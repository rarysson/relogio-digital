==> flow/design.v <==
module bcd_7seg(
	input [3:0] bcd_display_in,
	output logic [6:0] bcd_display_out
);
always_comb
	case (bcd_display_in)
		4'd0:  
			bcd_display_out <= 7'd0;
		4'd1:
			bcd_display_out <= 7'd1;
		4'd2:
			bcd_display_out <= 7'd2;
		4'd3:
			bcd_display_out <= 7'd3;
		4'd4:
			bcd_display_out <= 7'd4;
		4'd5:
			bcd_display_out <= 7'd5;
		4'd6:
			bcd_display_out <= 7'd6;
		4'd7:
			bcd_display_out <= 7'd7;
		4'd8:
			bcd_display_out <= 7'd8;
		4'd9:
			bcd_display_out <= 7'd9;
		default:
			bcd_display_out <= 7'd55;
	endcase
endmodule
module enable_1hz(
	input enable_clock,
	input enable_reset,
	output logic enable_pulseout
);
logic [25:0] contador;
always_ff @(posedge enable_clock)
	if (!enable_reset)
		contador <= 26'd0;
	else
		if (contador == 26'd1)  
			contador <= 26'd0;
		else
			contador <= contador + 26'd1;
always_comb
	enable_pulseout <= (contador == 26'd1);  
endmodule
module maq_h(
	input maqh_clock,
	input maqh_reset,
	input maqh_enable,
	input maqh_add,
	output logic [3:0] maqh_uni,
	output logic [2:0] maqh_dez
);
always_ff @(posedge maqh_clock) begin
	if (!maqh_reset) begin
		maqh_uni <= 4'd0;
		maqh_dez <= 3'd0;
	end
	else if (maqh_enable & maqh_add) begin
		if (maqh_dez == 3'd2 & maqh_uni == 4'd3) begin
			maqh_uni = 4'd0;
			maqh_dez = 3'd0;
		end
		else begin
			maqh_uni <= maqh_uni + 4'd1;
			if (maqh_uni == 4'd3) begin  
				maqh_uni <= 4'd0;
				maqh_dez <= maqh_dez + 3'd1;
			end
		end
	end
end
endmodule
module maq_m(
	input maqm_clock,
	input maqm_reset,
	input maqm_enable,
	input maqm_add_min,
	output logic [3:0] maqm_uni,
	output logic [2:0] maqm_dez,
	output logic maqm_add_hor
);
always_ff @(posedge maqm_clock) begin
	if (!maqm_reset) begin
		maqm_uni <= 4'd0;
		maqm_dez <= 3'd0;
	end
	else if (maqm_enable & maqm_add_min) begin
		if (maqm_dez == 3'd1 & maqm_uni == 4'd2) begin  
			maqm_uni <= 4'd0;
			maqm_dez <= 3'd0;
		end
		else begin
			maqm_uni <= maqm_uni + 4'd1;
			if (maqm_uni == 4'd2) begin  
				maqm_uni <= 4'd0;
				maqm_dez <= maqm_dez + 3'd1;
			end
		end
	end
end
always_comb
	maqm_add_hor <= (maqm_dez == 3'd1 & maqm_uni == 4'd2 & maqm_add_min);  
endmodule
module maq_s(
	input maqs_clock,
	input maqs_reset,
	input maqs_enable,
	output logic [3:0] maqs_uni,
	output logic [2:0] maqs_dez,
	output logic maqs_add_min
);
always_ff @(posedge maqs_clock) begin
	if (!maqs_reset) begin
		maqs_uni <= 4'd0;
		maqs_dez <= 3'd0;
	end
	else if (maqs_enable) begin
		if (maqs_dez == 3'd1 & maqs_uni == 4'd3) begin  
			maqs_uni <= 4'd0;
			maqs_dez <= 3'd0;
		end
		else begin
			maqs_uni <= maqs_uni + 4'd1;
			if (maqs_uni == 4'd3) begin  
				maqs_uni <= 4'd0;
				maqs_dez <= maqs_dez + 3'd1;
			end	
		end
	end
end
always_comb
	maqs_add_min <= (maqs_dez == 3'd1 & maqs_uni == 4'd3);  
endmodule
module sistema(
	input clock,
	input reset,
	output logic [6:0] uni_seg,
	output logic [6:0] dez_seg,
	output logic [6:0] uni_min,
	output logic [6:0] dez_min,
	output logic [6:0] uni_hor,
	output logic [6:0] dez_hor
);
logic enable1hz;
enable_1hz habilitador(
	.enable_clock(clock),
	.enable_reset(reset),
	.enable_pulseout(enable1hz)
);
logic [3:0] bcd_uni_seg;
logic [2:0] bcd_dez_seg;
logic add_min;
maq_s maqs_display_seg(
	.maqs_clock(clock),
	.maqs_reset(reset),
	.maqs_enable(enable1hz),
	.maqs_uni(bcd_uni_seg),
	.maqs_dez(bcd_dez_seg),
	.maqs_add_min(add_min)
);
bcd_7seg display_uni_seg(
	.bcd_display_in(bcd_uni_seg),
	.bcd_display_out(uni_seg)
);
bcd_7seg display_dez_seg(
	.bcd_display_in({1'b0, bcd_dez_seg}),
	.bcd_display_out(dez_seg)
);
logic [3:0] bcd_uni_min;
logic [2:0] bcd_dez_min;
logic add_hor;
maq_m maqm_display_min(
	.maqm_clock(clock),
	.maqm_reset(reset),
	.maqm_enable(enable1hz),
	.maqm_add_min(add_min),
	.maqm_uni(bcd_uni_min),
	.maqm_dez(bcd_dez_min),
	.maqm_add_hor(add_hor)
);
bcd_7seg display_uni_min(
	.bcd_display_in(bcd_uni_min),
	.bcd_display_out(uni_min)
);
bcd_7seg display_dez_min(
	.bcd_display_in({1'b0, bcd_dez_min}),
	.bcd_display_out(dez_min)
);
logic [3:0] bcd_uni_hor;
logic [1:0] bcd_dez_hor;
maq_h maqh_display_hor(
	.maqh_clock(clock),
	.maqh_reset(reset),
	.maqh_enable(enable1hz),
	.maqh_add(add_hor),
	.maqh_uni(bcd_uni_hor),
	.maqh_dez(bcd_dez_hor)
);
bcd_7seg display_uni_hor(
	.bcd_display_in(bcd_uni_hor),
	.bcd_display_out(uni_hor)
);
bcd_7seg display_dez_hor(
	.bcd_display_in({2'd0, bcd_dez_hor}),
	.bcd_display_out(dez_hor)
);
endmodule
### From RTL to reports: sistema

The steps from the RTL of sistema to its reports follow in flow order.
Lines are those of the file above, counted from 1.
Operators carry their Yosys type and port widths (W data, S select, Z words).
Library cell names are shortened.
A cell with n/a has no value.

| set-up | value |
|---|---|
| top module | sistema |
| clock input | clock |
| cell library | sky130hd |
| corner | tt_025C_1v80 |

### After elaboration

Yosys after proc, flatten, opt, wreduce and memory -nomap, before mapping. Print and check cells are not counted. Equal cells are merged and count once.
Yosys's memory passes give these memory sizes; they may raise the number of words (mostly to a power of two), join words into wider ones and drop unused or constant bits.

| bit counts | value |
|---|---|
| bits of input ports | 2 |
| output and inout bits | 42 |
| flip-flop bits (word level) | 47 |
| memory bits (read-only) | 576 |
| memories kept | 6 |
| clocked read ports x word width | 36 |

| operators by class | value |
|---|---|
| bitwise operators | 7 |
| add/subtract/negate cells | 7 |
| reduce/logical cells | 7 |
| multiplexer cells | 24 |
| eq/ne operators | 7 |

Memories:

| memory | depth | width | read ports | write ports | RTL line | source |
|---|---|---|---|---|---|---|
| (no name shown) | 16 | 6 | 1 | 0 | 6 | `case (bcd_display_in)` |
| (no name shown) | 16 | 6 | 1 | 0 | 6 |  |
| (no name shown) | 16 | 6 | 1 | 0 | 6 |  |
| (no name shown) | 16 | 6 | 1 | 0 | 6 |  |
| (no name shown) | 16 | 6 | 1 | 0 | 6 |  |
| (no name shown) | 16 | 6 | 1 | 0 | 6 |  |

Operator list:

| operator | number |
|---|---|
| $mux W4 | 18 |
| $add A26 B1 Y26 const B | 1 |
| $eq A26 B1 Y1 const B | 1 |
| $mux W3 | 6 |
| $add A4 B1 Y4 const B | 3 |
| $eq A4 B2 Y1 const B | 3 |
| $add A3 B1 Y3 const B | 3 |
| $and A1 B1 Y1 | 6 |
| $reduce_and A2 Y1 | 3 |
| $reduce_bool A2 Y1 | 3 |
| $eq A3 B1 Y1 const B | 2 |
| $eq A3 B2 Y1 const B | 1 |
| $reduce_or A2 Y1 | 1 |
| $not A1 Y1 | 1 |

### Depth

Longest topological path by Yosys (ltp), each cell counted once; first at word level (registers and memories cut), then after technology mapping (sequential cells cut; the memories' decode and read muxes count).

| depth | value |
|---|---|
| depth in word-level cells | 7 |
| ABC_AREA | 0 |
| depth in mapped cells | 9 |

### After synthesis

The flow's flattened synthesis, as Yosys stat reports it; memories are mapped. The netlist is that of the ABC_AREA named above (0 if unset); the other value can give another one.

| mapped netlist | value |
|---|---|
| cell count | 325 |
| cell area after synthesis | 3050.4 um^2 |
| flip-flops | 70 |
| area of sequential cells | 1401.3 um^2 |
| buffer cells | 24 |

Cell types:

| cell | number | area in all (um^2) |
|---|---|---|
| dfxtp_1 | 70 | 1.4E+03 |
| nor2_1 | 47 | 176.419 |
| ha_1 | 12 | 150.144 |
| buf_4 | 19 | 142.637 |
| xor2_1 | 13 | 113.859 |
| xnor2_1 | 12 | 105.101 |
| inv_1 | 20 | 75.072 |
| nand3_1 | 15 | 75.072 |
| mux2i_1 | 6 | 60.058 |
| nand2_1 | 16 | 60.058 |
| nor3_1 | 11 | 55.053 |
| nor4_4 | 2 | 42.541 |
| a21oi_1 | 8 | 40.038 |
| or3_1 | 6 | 37.536 |
| and4_1 | 4 | 35.034 |
| o21ai_0 | 7 | 35.034 |
| and3_1 | 5 | 31.28 |
| o22ai_1 | 5 | 31.28 |

Not listed: further types 30, cells in them 47.
The figures by module come from a second, unflattened synthesis with its own total; it is not the netlist above.

| second synthesis, totals | value |
|---|---|
| cell total of the unflattened synthesis | 311 |
| area (unflattened synthesis) | 2681.3 um^2 |

Each row is one instance without its submodules.

By module:

| module | area (um^2) | cells | times used |
|---|---|---|---|
| enable_1hz | 1216.2 | 143 | 1 |
| maq_m | 387.9 | 43 | 1 |
| maq_h | 366.6 | 40 | 1 |
| maq_s | 361.6 | 36 | 1 |
| bcd_7seg | 57.6 | 8 | 6 |
| sistema | 3.8 | 1 | 1 |

### Path before layout

Source: OpenSTA report_checks on the synthesized netlist (no wires, ideal clock, input and output delay 20% of the period each), path of least setup slack; recovery checks are left aside. Register names are those of the netlist, which keeps one name where synthesis merged equal registers.

| timing after synthesis | value |
|---|---|
| path type | flip-flop to flip-flop |
| start | register maqs_display_seg.maqs_uni[0] |
| end | register (no name shown) |
| slack | 849 ps |
| data required time | 3107 ps |
| stages on the path | 8 |
| period | 3240 ps |
| path buffers | 0 |
| library setup time | 133 ps |
| delay of the path | 2391 ps |
| arrival | 2258 ps |
| period reached after synthesis | 2391 ps |

"delay of the path" is the arrival time less input delay plus setup time.
"stages on the path": output pins that drive a net of the path, with the launching flip-flop's if there is one; two outputs of one cell count as two.
"period reached after synthesis" is the clock period less the worst setup slack; recovery checks do not enter. This is arithmetic on one report: input and output delays are still those of the set period (20% each).
The rows between start and end are the longest chain of elaborated cells between them; the timing report does not say that the signal goes this way. Where chains are equally long, one stands for them.
A line is the first line of the expression or statement that the cell stems from. Yosys adds cells for indexed reads and writes and turns some case tables into memories.
A register here has more assigning lines than the two given.

| between the ends, after synthesis | value |
|---|---|
| cell sequence | dfxtp_1 > ha_1 > nor3b_1 > nand3b_2 > nor4_4 > and4_1 > mux2i_1 > o21ai_1 |
| length of the longest elaborated chain | 6 |

Ends and longest elaborated chain, after synthesis:

| element | RTL line | source |
|---|---|---|
| start, declared | 111 | `output logic [3:0] maqs_uni,` |
| start, assigned | 117 | `maqs_uni <= 4'd0;` |
| start, assigned | 126 | `maqs_uni <= maqs_uni + 4'd1;` |
| $eq A4 B2 Y1 | 135 | `maqs_add_min <= (maqs_dez == 3'd1 & maqs_uni == 4'd3);` |
| $and A1 B1 Y1 | 135 |  |
| $and A1 B1 Y1 | 105 | `maqm_add_hor <= (maqm_dez == 3'd1 & maqm_uni == 4'd2 & maqm_add_min);` |
| $and A1 B1 Y1 | 61 | `else if (maqh_enable & maqh_add) begin` |
| $mux W4 x2 | n/a |  |

### Worst path after layout

Path of least setup slack in the final report of stored run 2 (OpenROAD, finished layout, wires in). Where an end is a register, its clock arrival counts in the times.
The path's times are printed in steps of 10 ps; the period is the one set.

| timing post-layout | value |
|---|---|
| path type | flip-flop to flip-flop |
| start | register maqm_display_min.maqm_uni[0] |
| end | register (no name shown) |
| data required time | 4500 ps |
| stages on the path | 9 |
| library setup time | 140 ps |
| arrival | 2980 ps |
| path buffers | 0 |
| slack | 1520 ps |
| period | 4310 ps |

The rows between start and end are the longest chain of elaborated cells between them; the timing report does not say that the signal goes this way. Where chains are equally long, one stands for them.
A register here has more assigning lines than the two given.

| between the ends, post-layout | value |
|---|---|
| cell sequence | dfxtp_1 > inv_1 > ha_1 > nor3b_1 > nand2_1 > nor4_4 > and4_1 > mux2i_1 > o22ai_1 |
| length of the longest elaborated chain | 6 |

Ends and longest elaborated chain, post-layout:

| element | RTL line | source |
|---|---|---|
| start, declared | 81 | `output logic [3:0] maqm_uni,` |
| start, assigned | 87 | `maqm_uni <= 4'd0;` |
| start, assigned | 96 | `maqm_uni <= maqm_uni + 4'd1;` |
| $eq A4 B2 Y1 | 105 | `maqm_add_hor <= (maqm_dez == 3'd1 & maqm_uni == 4'd2 & maqm_add_min);` |
| $and A1 B1 Y1 x2 | 105 |  |
| $and A1 B1 Y1 | 61 | `else if (maqh_enable & maqh_add) begin` |
| $mux W4 x2 | n/a |  |

Add stored flow runs of sistema

Stored flow runs of sistema (2 of them; Yosys, OpenROAD, sky130hd). They differ in their settings and are not a sequence. Constraints: input delay and output delay 20% of the set period each, output load 0.01 pF.
"reached clock period" is the run's clock period less its worst setup slack. It is reckoned from that one timing run; input and output delays stay at 20% of the period that was set.
"time of the worst setup path" = time allowed to the worst setup path (clock period - input delay - output delay, where it has them) - its slack; a late launch clock adds to it, a late capture clock takes from it.
"overall power" rests on the timing tool's default activity at the inputs, not on a simulated workload.
"time of the worst setup path" is given in steps of 10 ps.

#### Stored run 1

| setting | value |
|---|---|
| period_ns | `5.16` |
| CORE_UTILIZATION | `43` |
| PLACE_DENSITY_LB_ADDON | `0.06` |
| CORE_ASPECT_RATIO | `1.2` |
| CORE_MARGIN | `6` |
| CELL_PAD_IN_SITES_GLOBAL_PLACEMENT | `3` |
| TNS_END_PERCENT | `35` |
| GPL_TIMING_DRIVEN | `0` |
| CAP_MARGIN | `0` |
| SLEW_MARGIN | `20` |

No final report: placement broke off with FLW-0024.

#### Stored run 2

| setting | value |
|---|---|
| period_ns | `4.31` |
| CORE_UTILIZATION | `25` |
| PLACE_DENSITY_LB_ADDON | `0.05` |
| CORE_ASPECT_RATIO | `1.22` |
| CELL_PAD_IN_SITES_GLOBAL_PLACEMENT | `0` |
| CELL_PAD_IN_SITES_DETAIL_PLACEMENT | `2` |
| GPL_ROUTABILITY_DRIVEN | `1` |
| CTS_CLUSTER_DIAMETER | `117` |
| CAP_MARGIN | `20` |
| CORE_MARGIN | `2` |
| SLEW_MARGIN | `20` |

| result | value |
|---|---|
| worst hold slack in the final report | 490 ps |
| reached clock period | 2788 ps |
| total die area | 13105.2 um^2 |
| time of the worst setup path | 2790 ps |
| kind of the worst setup path | flip-flop to flip-flop |
| overall power | 1577 uW |
| sum of negative setup slack | 0 ps |
| mapped cell area after synthesis | 3050.4 um^2 |
| standard-cell area of the final layout | 3751.1 um^2 |
| worst setup slack after layout | 1522 ps |
| utilization | 0.315 |
